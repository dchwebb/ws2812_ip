==> flow/design.v <==
module WS2812_module #(
	parameter FAMILY          = "LIFCL",
	parameter LED_COUNT       = 3,
	parameter CLOCK_FREQUENCY = 38000000
)
(
	input wire				clk_i,
	input wire				resetn_i,
	output reg				led_ctl_o,					 
	output reg				int_o,						 
	output wire				debug_o,
	input wire				apb_penable_i,				 
	input wire				apb_psel_i,					 
	input wire				apb_pwrite_i,				 
	input wire [5:0]  	apb_paddr_i,
	input wire [31:0]	apb_pwdata_i,
	output reg [31:0]	apb_prdata_o,
	output reg				apb_pslverr_o,				 
	output reg				apb_pready_o
);
reg [7:0]  led_number;									 
reg [23:0] led_colour[LED_COUNT - 1:0];			 
reg         auto_send;
reg         int_enable;
reg         trigger_transmit;
reg         led_sending = 1'b0;
reg [8:0]  clk_counter;
reg [8:0]  led_counter;
reg [8:0]  led_bit_counter;
reg [8:0]  clock_counter;
localparam STATUS_REG    = 6'h0;		 
localparam CONTROL_REG   = 6'h4;		 
localparam COLOUR_WR_REG = 6'h8;		 
localparam COLOUR_RD_REG = 6'hC;		 
localparam [8:0] CLOCK_DIVIDER = CLOCK_FREQUENCY / 2380000;
reg [1:0] SM_APB;
localparam sm_idle   = 2'b00;
localparam sm_access = 2'b01;
always @(posedge clk_i or negedge resetn_i) begin
	if (~resetn_i) begin
		SM_APB <= sm_idle;
		apb_prdata_o     <= 32'b0;
		apb_pready_o     <= 1'b0;
		apb_pslverr_o    <= 1'b0;
		auto_send        <= 1'b1;
		int_enable       <= 1'b0;
		trigger_transmit <= 1'b0;
		led_number       <= 8'h0;
	end
	else begin
		case (SM_APB)
			sm_idle:
				begin
					if (led_sending)
						trigger_transmit <= 1'b0;
					if (apb_psel_i && apb_penable_i) begin
						SM_APB <= sm_access;
						apb_pready_o <= 1'b1;
						if (apb_pwrite_i) begin
							case (apb_paddr_i)
								STATUS_REG:
									apb_pslverr_o <= 1'b1;														 
								CONTROL_REG:
									begin
										auto_send <= apb_pwdata_i[0];
										int_enable <= apb_pwdata_i[2];
										if (apb_pwdata_i[1])
											trigger_transmit <= 1'b1;
									end
								COLOUR_WR_REG:
									begin
										trigger_transmit <= auto_send;										 
										led_colour[apb_pwdata_i[31:24]] <= apb_pwdata_i[23:0];		 
									end
								COLOUR_RD_REG:
									led_number <= apb_pwdata_i[31:24];										 
							endcase
						end
						else begin
							case (apb_paddr_i)
								STATUS_REG:
									apb_prdata_o  <= {31'b0, led_sending};
								CONTROL_REG:
									apb_prdata_o  <= 32'b0 | (int_enable << 2) | (auto_send << 0);
								COLOUR_WR_REG:
									apb_pslverr_o <= 1'b1;														 
								COLOUR_RD_REG:
									apb_prdata_o  <= {led_number, led_colour[led_number]};			 
							endcase
						end			
					end
				end
			sm_access:
				begin
					apb_pslverr_o <= 1'b0;
					apb_pready_o <= 1'b0;
					SM_APB <= sm_idle;
				end
		endcase
	end
end
reg [2:0] SM_Led;
localparam sm_led_idle   = 3'b000;
localparam sm_led_phase1 = 3'b001;			 
localparam sm_led_phase2 = 3'b010;			 
localparam sm_led_phase3 = 3'b011;			 
localparam sm_led_reset  = 3'b100;			 
always @(posedge clk_i or negedge resetn_i) begin
	if (~resetn_i) begin
		led_ctl_o <= 1'b0;
		led_counter <= 8'b0;
		led_bit_counter <= 8'b0;
		clock_counter <= CLOCK_DIVIDER;
		int_o <= 1'b0;
		led_sending <= 1'b0;
		SM_Led <= sm_led_idle;
	end
	else begin
		int_o <= 1'b0;				 
		if (SM_Led == sm_led_idle && trigger_transmit) begin
			led_bit_counter <= 8'd23;
			led_counter <= 8'b0;
			led_ctl_o <= 1'b1;
			SM_Led <= sm_led_phase2;
			clock_counter <= CLOCK_DIVIDER;
			led_sending <= 1'b1;
		end
		else
			if (led_sending) begin
				if (clock_counter == 8'h0) begin
					clock_counter <= CLOCK_DIVIDER;
					case (SM_Led)
						sm_led_phase1:
							begin
								led_ctl_o <= 1'b1;
								SM_Led <= sm_led_phase2;
							end
						sm_led_phase2:
							begin
								led_ctl_o <= led_colour[led_counter][led_bit_counter];		 
								led_bit_counter <= led_bit_counter - 8'b1;
								SM_Led <= sm_led_phase3;
								if (led_bit_counter <= 8'h0) begin
									if (led_counter == LED_COUNT - 1'b1) begin					 
										SM_Led <= sm_led_reset;
									end
									else begin
										led_bit_counter <= 8'd23;
										led_counter <= led_counter + 8'b1;							 
									end
								end
							end
						sm_led_phase3:
							begin
								led_ctl_o <= 1'b0;
								SM_Led <= sm_led_phase1;
							end
						sm_led_reset:
							begin
								led_ctl_o <= 1'b0;
								led_counter <= led_counter + 1'b1;
								if (led_counter == 250) begin										 
									led_sending <= 1'b0;
									int_o <= int_enable;													 
									SM_Led <= sm_led_idle;
								end
							end
					endcase
				end
				else begin
					clock_counter <= clock_counter - 8'h1;			
				end
			end
	end
end
assign debug_o = auto_send;
endmodule
## Step by step through the tools: WS2812_module

What the tools print for WS2812_module, step after step.
Line numbers count from 1 in the design file above.
Operators: Yosys type, input widths -> output width; for muxes data width and select width s.
Cell names lack the library's common part.
Not given: -

- Top: WS2812_module
- Clock input: clk_i
- Cell library: sky130hd
- Corner: tt_025C_1v80

## Elaborated design

Counts by Yosys on the flattened word-level netlist (proc, flatten, opt, wreduce). Print and check cells are left out.

- Bits in registers: 152
- Elaborated cells: 135
- Input port bits: 43
- Output and inout bits: 37

- Magnitude comparators: 1
- Multiplexer cells: 57
- Shift-type cells: 1
- Equal/unequal tests: 22
- Bitwise logic cells: 2
- Reductions and logical operators: 30
- Add/subtract/negate cells: 4

Operator list:

| kind | number |
|---|---|
| $pmux 24 s3 | 2 |
| $mux 9 | 14 |
| $pmux 32 s3 | 1 |
| $mux 24 | 4 |
| $shiftx 24x9->1 | 1 |
| $mux 1 | 22 |
| $reduce_and 4->1 | 5 |
| $reduce_and 6->1 | 3 |
| $add 9x1->9 const B | 2 |
| $sub 9x1->9 const B | 2 |
| $pmux 9 s2 | 1 |
| $mux 3 | 6 |
| $ne 3x3->1 const B | 5 |
| $eq 6x4->1 const B | 2 |
| $pmux 3 s4 | 1 |
| $le 9x1->1 const B | 1 |
| $eq 9x2->1 const B | 1 |
| $eq 9x8->1 const B | 1 |
| $logic_not 9->1 | 1 |
| $eq 2x1->1 const B | 4 |
| $logic_not 2->1 | 4 |
| $reduce_bool 2->1 | 4 |
| $eq 2x2->1 const B | 3 |
| $eq 3x2->1 const B | 2 |
| $reduce_and 3->1 | 2 |
| $reduce_bool 3->1 | 2 |
| $eq 6x3->1 const B | 1 |
| $logic_not 6->1 | 1 |

Other operator kinds: 16; their cells: 19.

## Depth

Depth = most cells in a row (Yosys ltp): at word level without a register or memory, in the mapped netlist without a sequential cell, where the memories' decode and read muxes count.

- Word-level depth: 11
- ABC_AREA: 0
- Depth in mapped cells: 11

## Netlist

The flow's flattened synthesis, as Yosys stat reports it; memories are mapped. The netlist is that of the ABC_AREA named above (0 if unset); the other value can give another one.

Cell types:

| type | number |
|---|---|
| edfxtp_1 | 72 |
| dfrtp_1 | 75 |
| a22oi_1 | 45 |
| a22o_1 | 31 |
| nand2_1 | 66 |
| o21ai_0 | 38 |
| dfstp_2 | 7 |
| mux2i_1 | 16 |
| mux2_2 | 14 |
| a21oi_1 | 25 |
| nor2_1 | 33 |
| clkbuf_1 | 30 |
| ha_1 | 7 |
| inv_1 | 15 |
| a211oi_1 | 7 |
| o31ai_1 | 7 |
| xnor2_1 | 6 |
| xor2_1 | 6 |

Other cell types: 37; their cells: 95.

- Buffers: 36
- Flip-flop cells: 154
- Cell count: 595
- Sequential area: 4222.8 um^2
- Cell area after synthesis: 6975.4 um^2

## Timing after synthesis

Source: OpenSTA report_checks on the synthesized netlist (no wires, ideal clock, input and output delay 20% of the period each), path of least setup slack; recovery checks are left aside. Register names are those of the netlist, which keeps one name where synthesis merged equal registers.

- Path kind: input to register
- From: input apb_paddr_i[5]
- To: register led_colour[1][0]
- Library setup time: 0.440 ns
- Path slack: -0.016 ns
- Time at the first pin: 0.772 ns
- Data required time: 3.420 ns
- Delay of the path: 3.104 ns
- Stages on the path: 4
- Period: 3.86 ns
- Arrival: 3.436 ns
- Period reached after synthesis: 3.876 ns

"delay of the path" is the arrival time less input delay plus setup time.
"stages on the path": output pins that drive a net of the path, with the launching flip-flop's if there is one; two outputs of one cell count as two.
"period reached after synthesis" = period - worst setup slack (recovery checks aside). The figure is calculated, with input and output delays left at 20% of the set period.
Between the ends stands the longest chain of elaborated cells between them, by number of cells; it is not shown to be the way that was timed. Of several equally long chains one is given.
A line is the first line of the expression or statement that the cell stems from. Yosys adds cells for indexed reads and writes and turns some case tables into memories.
Where a signal picks the word or bit written, the line may be left out of the assigning lines.

- Cell sequence: or4_1 > nor2_1 > nand3_1 > nor3b_1
- Length of the longest elaborated chain: 2
- Elaborated cells on any way between the ends: 2

RTL lines, path after synthesis:

| what | line | text |
|---|---|---|
| start, declared | 15 | `input wire [5:0] apb_paddr_i,` |
| $eq 6x4->1 | 60 | `case (apb_paddr_i)` |
| $reduce_and 6->1 | - |  |
| end, declared | 22 | `reg [23:0] led_colour[LED_COUNT - 1:0];` |

## Timing after layout

From the final timing report of run A: the path of least setup slack in the routed layout; clock arrival at registers is part of the times.

- Path kind: register to register
- From: register led_counter[0]
- To: register led_bit_counter[2]
- Path slack: 1.34 ns
- Data required time: 4.76 ns
- Stages on the path: 9
- Period: 4.37 ns
- Time at the first pin: 0.53 ns
- Arrival: 3.41 ns
- Library setup time: 0.14 ns

Between the ends stands the longest chain of elaborated cells between them, by number of cells; it is not shown to be the way that was timed. Of several equally long chains one is given.
At most two assigning lines are given for a register; there are more.

- Cell sequence: dfrtp_1 > inv_1 > ha_1 > or3b_2 > nor3_2 > o31ai_4 > o21a_1 > nor2_1 > a31oi_1
- Length of the longest elaborated chain: 7
- Elaborated cells on any way between the ends: 7

RTL lines, path after layout:

| what | line | text |
|---|---|---|
| start, declared | 28 | `reg [8:0]  led_counter;` |
| start, assigned | 149 | `led_counter <= led_counter + 8'b1;` |
| start, assigned | 161 | `led_counter <= led_counter + 1'b1;` |
| $eq 9x2->1 | 144 | `if (led_counter == LED_COUNT - 1'b1) begin` |
| $mux 9 | 144 |  |
| $mux 9 | 143 | `if (led_bit_counter <= 8'h0) begin` |
| $mux 9 | 132 | `case (SM_Led)` |
| $mux 9 | 130 | `if (clock_counter == 8'h0) begin` |
| $mux 9 | 129 | `if (led_sending) begin` |
| $mux 9 | 120 | `if (SM_Led == sm_led_idle && trigger_transmit) begin` |
| end, assigned | 121 | `led_bit_counter <= 8'd23;` |
| end, assigned | 141 | `led_bit_counter <= led_bit_counter - 8'b1;` |
| end, declared | 29 | `reg [8:0]  led_bit_counter;` |

FLOW RESULTS
============

Stored flow runs of WS2812_module (2 of them; Yosys, OpenROAD, sky130hd). They differ in their settings and are not a sequence. Constraints: input delay and output delay 20% of the set period each, output load 0.01 pF.
"worst setup path time" = time allowed to the worst setup path (clock period - input delay - output delay, where it has them) - its slack; a late launch clock adds to it, a late capture clock takes from it.

### Run A

Settings: `period_ns=4.37`, `CORE_UTILIZATION=65`, `CAP_MARGIN=20`, `CORE_MARGIN=2`, `SLEW_MARGIN=20`

- Worst setup path time: 3.03 ns
- Type of the worst setup path: register to register
- Lowest setup slack: 1.342 ns
- Die area: 11575.6 um^2
- Post-layout utilization: 81.2%
- Synthesis area: 6975.4 um^2
- Final setup TNS: 0.000 ns

### Run B

Settings: `period_ns=4.6`, `CORE_UTILIZATION=52`, `SETUP_SLACK_MARGIN=-0.31`, `PLACE_DENSITY_LB_ADDON=0.04`, `CELL_PAD_IN_SITES_GLOBAL_PLACEMENT=0`, `GPL_ROUTABILITY_DRIVEN=1`, `CTS_CLUSTER_SIZE=15`, `CAP_MARGIN=20`, `CORE_MARGIN=2`, `SLEW_MARGIN=20`

- Worst setup path time: 2.84 ns
- Type of the worst setup path: register to register
- Lowest setup slack: 1.755 ns
- Die area: 14356.8 um^2
- Post-layout utilization: 64.4%
- Synthesis area: 6975.4 um^2
- Final setup TNS: 0.000 ns
